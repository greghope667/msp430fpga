==> flow/design.v <==
module decoder(
  input clk,
  input srst,
  input [15:0] data_in,
  output reg bytemode,
  output reg [1:0] As,
  output reg [3:0] regno,
  output reg       reg_store,
  output reg       reg_inc,
  output reg ram_store,
  output reg ram_read,
  output reg s_store,
  output reg s_read
);
  localparam [3:0] PC = 0;
  localparam IDLE = 0;
  localparam FETCH = 1;
  localparam DECODE = 2;
  localparam MOVSOURCE = 3;
  localparam MOVDEST = 4;
  localparam ERROR = 5;
  reg [2:0] current_state;
  reg [2:0] next_state;
  always @(posedge clk) begin
    if (srst) current_state <= IDLE;
    else current_state <= next_state;
  end
  localparam LOAD_IDLE = 0;  
  localparam LOAD_INDEXPC = 1;  
  localparam LOAD_INDEXREG = 2;  
  localparam LOAD_INDIRECT = 3;  
  localparam LOAD_INCREMENT = 4;  
  localparam LOAD_DONE = 5;  
  reg [2:0] current_load_state;
  reg [2:0] next_load_state;
  always @(posedge clk) begin
    if (srst) current_load_state <= LOAD_IDLE;
    else current_load_state <= next_load_state;
  end
  wire load_done;
  assign load_done =
      (current_load_state == LOAD_DONE)
    | (current_load_state == LOAD_IDLE);
  reg  [15:0] instruction_reg;
  wire [15:0] instruction;
  assign instruction = current_state == DECODE ? data_in : instruction_reg;
  always @(posedge clk) if (current_state == DECODE) instruction_reg <= data_in;
  always @(*) begin
    next_state = ERROR;
    case (current_state)
      IDLE: next_state = FETCH;
      FETCH: next_state = DECODE;
      DECODE: begin
        if (instruction[15:12] == 4'h4)
          next_state = MOVSOURCE;
        else
          next_state = IDLE;
      end
      MOVSOURCE: next_state = load_done ? MOVDEST : MOVSOURCE;
      MOVDEST: next_state = FETCH;
    endcase
  end
  reg       do_load;
  reg [3:0] do_load_regno;
  reg [1:0] do_load_as;
  always @(*) begin
    next_load_state = LOAD_IDLE;
    if (do_load) begin
      if ((do_load_regno) == 2 & do_load_as[1])
        next_load_state = LOAD_IDLE;
      else if (do_load_regno == 3)
        next_load_state = LOAD_IDLE;
      else begin
        case (do_load_as)
          0: next_load_state = LOAD_IDLE;
          1: next_load_state = LOAD_INDEXPC;
          2: next_load_state = LOAD_INDIRECT;
          3: next_load_state = LOAD_INCREMENT;
        endcase
      end
    end
    case (current_load_state)
      LOAD_INDEXPC:   next_load_state = LOAD_INDEXREG;
      LOAD_INDEXREG:  next_load_state = LOAD_DONE;
      LOAD_INDIRECT:  next_load_state = LOAD_DONE;
      LOAD_INCREMENT: next_load_state = LOAD_DONE;
    endcase
  end
  always @(*) begin
    do_load       = 0;
    do_load_regno = 0;
    do_load_as    = 0;
    case (next_state)
      MOVSOURCE: begin
        do_load       = current_state != next_state;
        do_load_regno = instruction[11:8];
        do_load_as    = instruction [5:4];
      end
    endcase
  end
  always @(*) begin
    bytemode  = 0;
    As        = 0;
    regno     = 0;
    reg_store = 0;
    reg_inc   = 0;
    ram_store = 0;
    ram_read  = 0;
    s_store   = 0;
    s_read    = 0;
    case (current_state)
      FETCH: begin
        regno     = PC;
        reg_inc   = 1;
      end
      DECODE: begin
        ram_read  = 1;
      end
      MOVSOURCE: begin
        regno     = instruction[11:8];
        As        = instruction [5:4];
        bytemode  = instruction   [6];
        s_store   = 1;
      end
      MOVDEST: begin
        regno     = instruction [3:0];
        As        = { 1'b0, instruction[7] };
        bytemode  = instruction   [6];
        reg_store = 1;
        s_read    = 1;
      end
    endcase
    case (current_load_state)
      LOAD_INDEXPC: begin
        regno    = 0;
        reg_inc  = 1;
      end
      LOAD_INDEXREG: begin
        regno    = do_load_regno;
        As       = do_load_as;
        ram_read = 1;
      end
      LOAD_INDIRECT: begin
        regno    = do_load_regno;
        As       = do_load_as;
      end
      LOAD_INCREMENT: begin
        regno    = do_load_regno;
        As       = do_load_as;
        reg_inc  = 1;
      end
      LOAD_DONE: begin
        ram_read = 1;
      end
    endcase
  end
endmodule
Reports on decoder
What the tools print for decoder, step after step.
Lines are those of the file above, counted from 1.
Library cell names are shortened.
{ "design": {"design": "decoder", "clk_port": "clk", "cell_library": "sky130hd", "corner": "tt_025C_1v80"} }

After elaboration
Source: Yosys, flattened and elaborated, memories not mapped. Widths are those after wreduce; folded enables and synchronous resets count as part of the registers. Registers that Yosys merges into a memory's read port (data or address) are not register bits. Print and check cells do not count. Equal cells are merged and count once.
{ "op_classes": {"eq_ne": 17, "mux": 23, "n_logic": 2, "reduce_logical": 8} }
{ "op_table": {"columns": ["op", "n"], "rows": [
  ["case mux 3 bit (select 4 bit)", 2],
  ["2-to-1 mux 16 bit", 1],
  ["case mux 4 bit (select 2 bit)", 2],
  ["== test 3 x 2 -> 1 bit with constant B", 5],
  ["2-to-1 mux 3 bit", 4],
  ["== test 3 bit with constant B", 3],
  ["OR reduction 2 bit", 4],
  ["== test 4 x 2 -> 1 bit with constant B", 2],
  ["2-to-1 mux 1 bit", 8],
  ["== test 3 x 1 -> 1 bit with constant B", 2],
  ["logical NOT 3 bit", 2],
  ["case mux 3 bit (select 2 bit)", 1],
  ["2-to-1 mux 2 bit", 3],
  ["== test 2 bit with constant B", 2],
  ["== test 4 x 3 -> 1 bit with constant B", 1],
  ["case mux 2 bit (select 2 bit)", 1],
  ["2-to-1 mux 4 bit", 1],
  ["inequality test 3 bit", 1],
  ["OR reduction 3 bit", 1],
  ["== test 2 x 1 -> 1 bit with constant B", 1],
  ["logical NOT 2 bit", 1],
  ["bitwise AND 1 bit", 1],
  ["bitwise OR 1 bit", 1]
]} }
{ "word_totals": {"register_bits": 22, "inputBits": 18, "out_inout_bits": 13, "wordCells": 53} }

Depth
Depth = most cells in a row (Yosys ltp): at word level without a register or memory, in the mapped netlist without a sequential cell, where the memories' decode and read muxes count.
{ "depth": {"depth_word": 13, "abc_area": 0, "mapped_depth": 5, "mapped_depth_nobuf": 4} }

After synthesis
The flow's flattened synthesis, as Yosys stat reports it; memories are mapped. The netlist is that of the ABC_AREA named above (0 if unset); the other value can give another one.
The area totals of this step are shown rounded.
{ "types": {"columns": ["type", "n", "type_area_um2"], "rows": [
  ["dfxtp_1", 21, 420.403],
  ["mux2i_1", 8, 80.077],
  ["mux2_1", 4, 45.043],
  ["nor2_1", 9, 33.782],
  ["inv_1", 8, 30.029],
  ["o311ai_4", 1, 26.275],
  ["nor4b_4", 1, 23.773],
  ["and3_1", 3, 18.768],
  ["nand2b_1", 3, 18.768],
  ["nor3b_4", 1, 18.768],
  ["o22ai_1", 3, 18.768],
  ["or3_1", 3, 18.768],
  ["a211oi_1", 2, 15.014],
  ["a22oi_1", 2, 15.014],
  ["buf_4", 2, 15.014],
  ["buf_8", 1, 15.014],
  ["o21ai_1", 3, 15.014],
  ["a22oi_2", 1, 12.512]
]} }
Other cell types: 19; their cells: 21.
{ "mapped": {"cell_count": 97, "yosys_area_um2": 978, "seq_area_um2": 420, "ff_cells": 21, "buf_cells": 6} }

Timing after synthesis
OpenSTA on the mapped netlist: ideal clock, no wires. The path of least setup slack (recovery checks aside). Input and output delay are each 20% of the period. Register names are those of the netlist, which keeps one name where synthesis merged equal registers.
{ "synth_timing": {"path_kind": "input -> output", "start": "in data_in[12]", "end": "out As[0]", "period_ps": 1850, "input_delay_ps": 370, "out_delay_ps": 370, "t_first_pin_ps": 370, "arrival_ps": 1351, "t_required_ps": 1480, "setup_slack_ps": 129, "delay_ps": 981, "path_stages": 4, "path_buffers": 0, "synth_period_reached_ps": 1721} }
"delay_ps" is the arrival time less input delay plus setup time.
At an output port there is no setup time.
"path_stages": output pins that drive a net of the path, with the launching flip-flop's if there is one; two outputs of one cell count as two.
"synth_period_reached_ps" is the clock period less the worst setup slack; recovery checks do not enter. This is arithmetic on one report: input and output delays are still those of the set period (20% each).
Between the ends stands the longest chain of elaborated cells between them, by number of cells; it is not shown to be the way that was timed. Of several equally long chains one is given.
A line is the first line of the expression or statement that the cell stems from. Yosys adds cells for indexed reads and writes and turns some case tables into memories.
{ "synth_between": {"cell_sequence": "nor4b_4 > a22oi_2 > or3_1 > o21ai_1", "elab_chain_len": 7, "cells_between": 7, "classes_between": "eq/ne: 2; mux: 5"} }
{ "synth_rtl": {"columns": ["item", "line_no", "rtl"], "rows": [
  ["start, declared", 4, "input [15:0] data_in,"],
  ["2-to-1 mux 16 bit", 46, "assign instruction = current_state == DECODE ? data_in : instruction_reg;"],
  ["== test 4 x 3 -> 1 bit", 54, "if (instruction[15:12] == 4'h4)"],
  ["2-to-1 mux 2 bit", 54, null],
  ["case mux 3 bit (select 4 bit)", 50, "case (current_state)"],
  ["== test 3 x 2 -> 1 bit", 93, "case (next_state)"],
  ["2-to-1 mux 2 bit", 93, null],
  ["2-to-1 mux 2 bit", 133, "case (current_load_state)"],
  ["end, declared", 6, "output reg [1:0] As,"]
]} }

Subject: flow runs of decoder

Hi,

module decoder, platform sky130hd, 2 stored runs of the flow under differing settings, order arbitrary. Input and output delays are each 20% of the period that was set; the output load is 0.01 pF.
[
  {
    "run": "job 1",
    "settings": { "period_ns": 1.68, "CORE_UTILIZATION": 62, "PLACE_DENSITY_LB_ADDON": 0.27, "CORE_ASPECT_RATIO": 0.53, "CORE_MARGIN": 4, "CELL_PAD_IN_SITES_GLOBAL_PLACEMENT": 2, "ABC_AREA": 0, "GPL_TIMING_DRIVEN": 1, "CTS_CLUSTER_DIAMETER": 330, "CAP_MARGIN": 25, "MIN_ROUTING_LAYER": "met2", "SLEW_MARGIN": 20 },
    "outcome": "no final report: floorplanning broke off with PDN-0185"
  },
  {
    "run": "job 2",
    "settings": { "period_ns": 2.52, "CORE_UTILIZATION": 58, "SETUP_SLACK_MARGIN": 0.62, "PLACE_DENSITY_LB_ADDON": 0.29, "CORE_ASPECT_RATIO": 1.72, "GPL_ROUTABILITY_DRIVEN": 1, "CAP_MARGIN": 35, "CORE_MARGIN": 2, "SLEW_MARGIN": 20 },
    "outcome": "no final report: routing broke off with DPL-0038"
  }
]

Regards
