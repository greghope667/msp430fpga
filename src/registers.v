==> flow/design.v <==
module registers(
  input clk,
  input srst,
  input   [3:0] regno,
  input         store,
  input  [15:0] data_in,
  output [15:0] value,
  input [1:0] As,
  input       bytemode,
  input       post_inc,
  input       sp_dec,
  input       alu_flags_store,
  input [3:0] alu_flags,
  output [15:0] flags
);
  localparam [3:0]  PC = 0;
  localparam [3:0]  SP = 1;
  localparam [3:0]  SR = 2;
  localparam [3:0] CG2 = 3;
  reg [15:0] regs [0:15];
  reg [15:0] read_value;
  always @(*) begin
    case (regno)
      SP:      read_value = sp_value;
      SR: case (As)
        0:     read_value = regs[SR];
        1:     read_value = 16'd0;
        2:     read_value = 16'd4;
        3:     read_value = 16'd8;
      endcase
      CG2: case (As)
        0:     read_value = 16'd0;
        1:     read_value = 16'd1;
        2:     read_value = 16'd2;
        3:     read_value = -16'd1;
      endcase
      default: read_value = regs[regno];
    endcase
  end
  assign value = read_value;
  reg [15:0] store_value;
  always @(*) begin
    if (post_inc) begin
      if ((regno > SP) & bytemode) store_value = read_value + 1;
      else                         store_value = read_value + 2;
    end
    else store_value = bytemode ? { 8'b0, data_in[7:0] } : data_in[15:0];
  end
  always @(posedge clk) begin
    if (srst) begin
      regs[PC] <= 0;
      regs[SR] <= 0;
    end
    else if (store | post_inc) regs[regno] <= store_value;
  end
  wire [15:0] sp_value;
  reg         sp_dec_done;
  assign sp_value = (sp_dec & ~sp_dec_done) ? regs[SP] - 2 : regs[SP];
  always @(posedge clk) begin
    sp_dec_done <= sp_dec;
    if (sp_dec & ~sp_dec_done) regs[SP] <= regs[SP] - 2;
  end
  wire [15:0] sr_updated;
  assign flags = regs[SR];
  assign sr_updated[ 2:0] = alu_flags[ 2:0];
  assign sr_updated[ 7:3] = regs[SR] [ 7:3];
  assign sr_updated[   8] = alu_flags[   3];
  assign sr_updated[15:9] = regs[SR] [15:9];
  always @(posedge clk) begin
    if (alu_flags_store) regs[SR] <= sr_updated;
  end
endmodule
* Tool chain data of registers
The steps from the RTL of registers to its reports follow in flow order. Lines are those of the file above, counted from 1. Cell names lack the library's common part. A cell with - has no value.
Design: top module registers, clock input clk, cell library sky130hd, timing corner tt_025C_1v80

* Word-level counts
Counts by Yosys on the flattened word-level netlist (proc, flatten, opt, wreduce; memories kept). Register bits leave out memories and registers merged into their read ports (data or address); mux counts leave out enables and synchronous resets folded into registers. Print and check cells are left out. Cells with the same type and inputs are merged into one. Yosys's memory passes give these memory sizes; they may raise the number of words (mostly to a power of two), join words into wider ones and drop unused or constant bits.
Storage and ports: memories 1, RAM bits 256, output and inout bits 32, register bits after elaboration 1
Operators by class: add/sub/neg operators 3, magnitude comparators 1, equal/unequal tests 6, reductions and logical operators 1, bitwise logic cells 5, muxes and demuxes 19
Memories:
- regs | depth 16, bits a word 16, RTL line 20 | reg [15:0] regs [0:15];
Operator list (number):
- two-way mux 16 bit | 9
- parallel mux 16 bit (select 4 bit) | 2
- parallel mux 16 bit (select 3 bit) | 1
- adder 16 x 1 -> 16 bit (second input constant) | 1
- adder 16 x 2 -> 16 bit (second input constant) | 1
- subtractor 16 x 2 -> 16 bit (second input constant) | 1
- == test 4 x 2 -> 1 bit (second input constant) | 2
- two-way mux 4 bit | 2
- two-way mux 1 bit | 5
- == test 2 bit (second input constant) | 2
- greater-than comparator 4 x 1 -> 1 bit (second input constant) | 1
- == test 4 x 1 -> 1 bit (second input constant) | 1
- bitwise AND 1 bit | 2
- bitwise OR 1 bit | 2
- == test 2 x 1 -> 1 bit (second input constant) | 1
- logical NOT 2 bit | 1
- inverter 1 bit | 1

* Depth
Depth = most cells in a row (Yosys ltp): at word level without a register or memory, in the mapped netlist without a sequential cell, where the memories' decode and read muxes count.
Logic depth: depth after elaboration 9, ABC_AREA 0, depth in mapped cells 16, mapped depth without buffers 12

* After synthesis
Source: synth_stat.txt of the flow (Yosys; design flattened, memories mapped). It holds for the ABC_AREA given above (unset counts as 0); a run with the other value may have another netlist.
Cell types (number):
- edfxtp_1 | 225
- mux4_2 | 27
- mux2i_1 | 52
- dfxtp_1 | 16
- nor2_1 | 68
- a21oi_1 | 36
- nand3_1 | 27
- xor2_1 | 13
- nand2_1 | 26
- xnor2_1 | 10
- inv_1 | 23
- nor3_1 | 16
- nor3_2 | 8
- buf_6 | 7
- o21ai_0 | 15
- a211oi_1 | 9
- a22oi_1 | 9
- buf_2 | 13
Other cell types: 58; their cells: 151.
Synthesis totals: sequential part of the area 7076.8 um^2, flip-flops 241, synthesis area 10923.0 um^2, buffer cells 44, mapped cells 751

* Worst setup path after synthesis
OpenSTA on the mapped netlist: ideal clock, no wires. The path of least setup slack (recovery checks aside). Input and output delay are each 20% of the period. Register names are those of the netlist, which keeps one name where synthesis merged equal registers.
Timing path after synthesis: path kind input-to-reg, start point input port regno[0], end point memory regs[10][14], library setup time 0.268 ns, period 5.7 ns, setup slack 1.207 ns, external input delay 1.140 ns, stages on the path 14, path delay 3.353 ns, data required time 5.432 ns, arrival time 4.225 ns, synthesis period reached 4.493 ns
"path delay" = arrival - input delay + setup time. "stages on the path" counts driving pins, that of a launching flip-flop among them; a cell with two outputs on the path counts twice. "synthesis period reached" = period - worst setup slack (recovery checks aside). The figure is calculated, with input and output delays left at 20% of the set period. The rows between start and end are the longest chain of elaborated cells between them; the timing report does not say that the signal goes this way. Where chains are equally long, one stands for them. A line is the first line of the expression or statement that the cell stems from. Yosys adds cells for indexed reads and writes and turns some case tables into memories. A memory read counts as a cell of the chain, while the word-level depth stops at memories.
Between the ends, after synthesis: path through buf_4 -> buf_6 -> nor4_4 -> buf_2 -> nand2_1 -> a311oi_1 -> ha_1 -> inv_1 -> o32ai_1 -> nand2_1 -> nor3_2 -> nand2_1 -> xor2_1 -> a21oi_1, cells in the longest elaborated chain 7, elaborated cells on any way between the ends 15, source lines of those cells 7, those cells by class 2 x add/sub; 1 x compare; 3 x eq/ne; 7 x mux; 1 x logic; 1 x memory
Ends and longest elaborated chain, after synthesis:
- start, declared | RTL line 4 | input   [3:0] regno,
- memory (16 x 16 bit) | RTL line 20 | reg [15:0] regs [0:15];
- parallel mux 16 bit (select 3 bit) | RTL line 23 | case (regno)
- adder 16 x 2 -> 16 bit | RTL line 45 | else                         store_value = read_value + 2;
- two-way mux 16 bit | RTL line 44 | if ((regno > SP) & bytemode) store_value = read_value + 1;
- two-way mux 16 bit | RTL line 43 | if (post_inc) begin
- two-way mux 16 bit | RTL line 54 | else if (store | post_inc) regs[regno] <= store_value;
- two-way mux 16 bit | RTL line 50 | if (srst) begin
- end, declared | RTL line 20

* Worst path after layout
From the final timing report of run 1: the path of least setup slack in the routed layout; clock arrival at registers is part of the times.
Timing path post-layout: path kind input-to-output, start point input port regno[2], end point output port value[11], external input delay 1.06 ns, arrival time 3.98 ns, setup slack 0.25 ns, stages on the path 7, period 5.28 ns, data required time 4.22 ns, external output delay 1.06 ns
The rows between start and end are the longest chain of elaborated cells between them; the timing report does not say that the signal goes this way. Where chains are equally long, one stands for them. A memory read counts as a cell of the chain, while the word-level depth stops at memories.
Between the ends, post-layout: path through clkdlybuf4s50_1 -> buf_12 -> or4b_1 -> nor2_1 -> mux2i_1 -> a311oi_4 -> clkdlybuf4s50_1, cells in the longest elaborated chain 2, elaborated cells on any way between the ends 5, source lines of those cells 2, those cells by class 3 x eq/ne; 1 x mux; 1 x memory
Ends and longest elaborated chain, post-layout:
- start, declared | RTL line 4 | input   [3:0] regno,
- memory (16 x 16 bit) | RTL line 20 | reg [15:0] regs [0:15];
- parallel mux 16 bit (select 3 bit) | RTL line 23 | case (regno)
- end, declared | RTL line 7 | output [15:0] value,

Lab notebook: registers

Module registers, platform sky130hd: 2 stored runs of the flow (Yosys, OpenROAD) with differing settings, in no particular order. Input and output delays are each 20% of the period that was set; the output load is 0.01 pF.
"achieved clock period": clock period set for the run, less the worst setup slack. It is reckoned from that one timing run; input and output delays stay at 20% of the period that was set.
By "worst setup path time" is meant the share of the clock period that the worst setup path is allowed (20% is reserved at inputs, 20% at outputs), minus its slack. Clock arrival times at its registers enter into it.
By "power" is meant OpenSTA's value without simulated activity: inputs other than the clock are taken to toggle once in ten clock periods, and the tool carries that through the logic.
[run 1] settings: period_ns=5.28, CORE_UTILIZATION=42, CAP_MARGIN=20, CORE_MARGIN=2, SLEW_MARGIN=20
[run 1] result: chip area after synthesis (Yosys) 10923.0 um^2, die area 27312.5 um^2, standard-cell area of the final layout 13035.0 um^2, utilization 50.6 %, worst setup slack after layout 0.245 ns, total negative slack 0.000 ns, worst hold slack 0.625 ns, power 4724 µW, achieved clock period 5.035 ns, worst setup path time 2.92 ns, worst setup path kind input-to-output
[run 2] settings: period_ns=7.98, CORE_UTILIZATION=39, SETUP_SLACK_MARGIN=0.41, PLACE_DENSITY_LB_ADDON=0.28, CORE_ASPECT_RATIO=1.11, CORE_MARGIN=10, CELL_PAD_IN_SITES_DETAIL_PLACEMENT=2, GPL_ROUTABILITY_DRIVEN=0, MAX_ROUTING_LAYER=met4, CAP_MARGIN=20, SLEW_MARGIN=20
[run 2] result: chip area after synthesis (Yosys) 10923.0 um^2, die area 35110.9 um^2, standard-cell area of the final layout 12809.8 um^2, utilization 46.4 %, worst setup slack after layout 1.309 ns, total negative slack 0.000 ns, worst hold slack 0.675 ns, power 3132 µW, achieved clock period 6.671 ns, worst setup path time 3.48 ns, worst setup path kind input-to-output
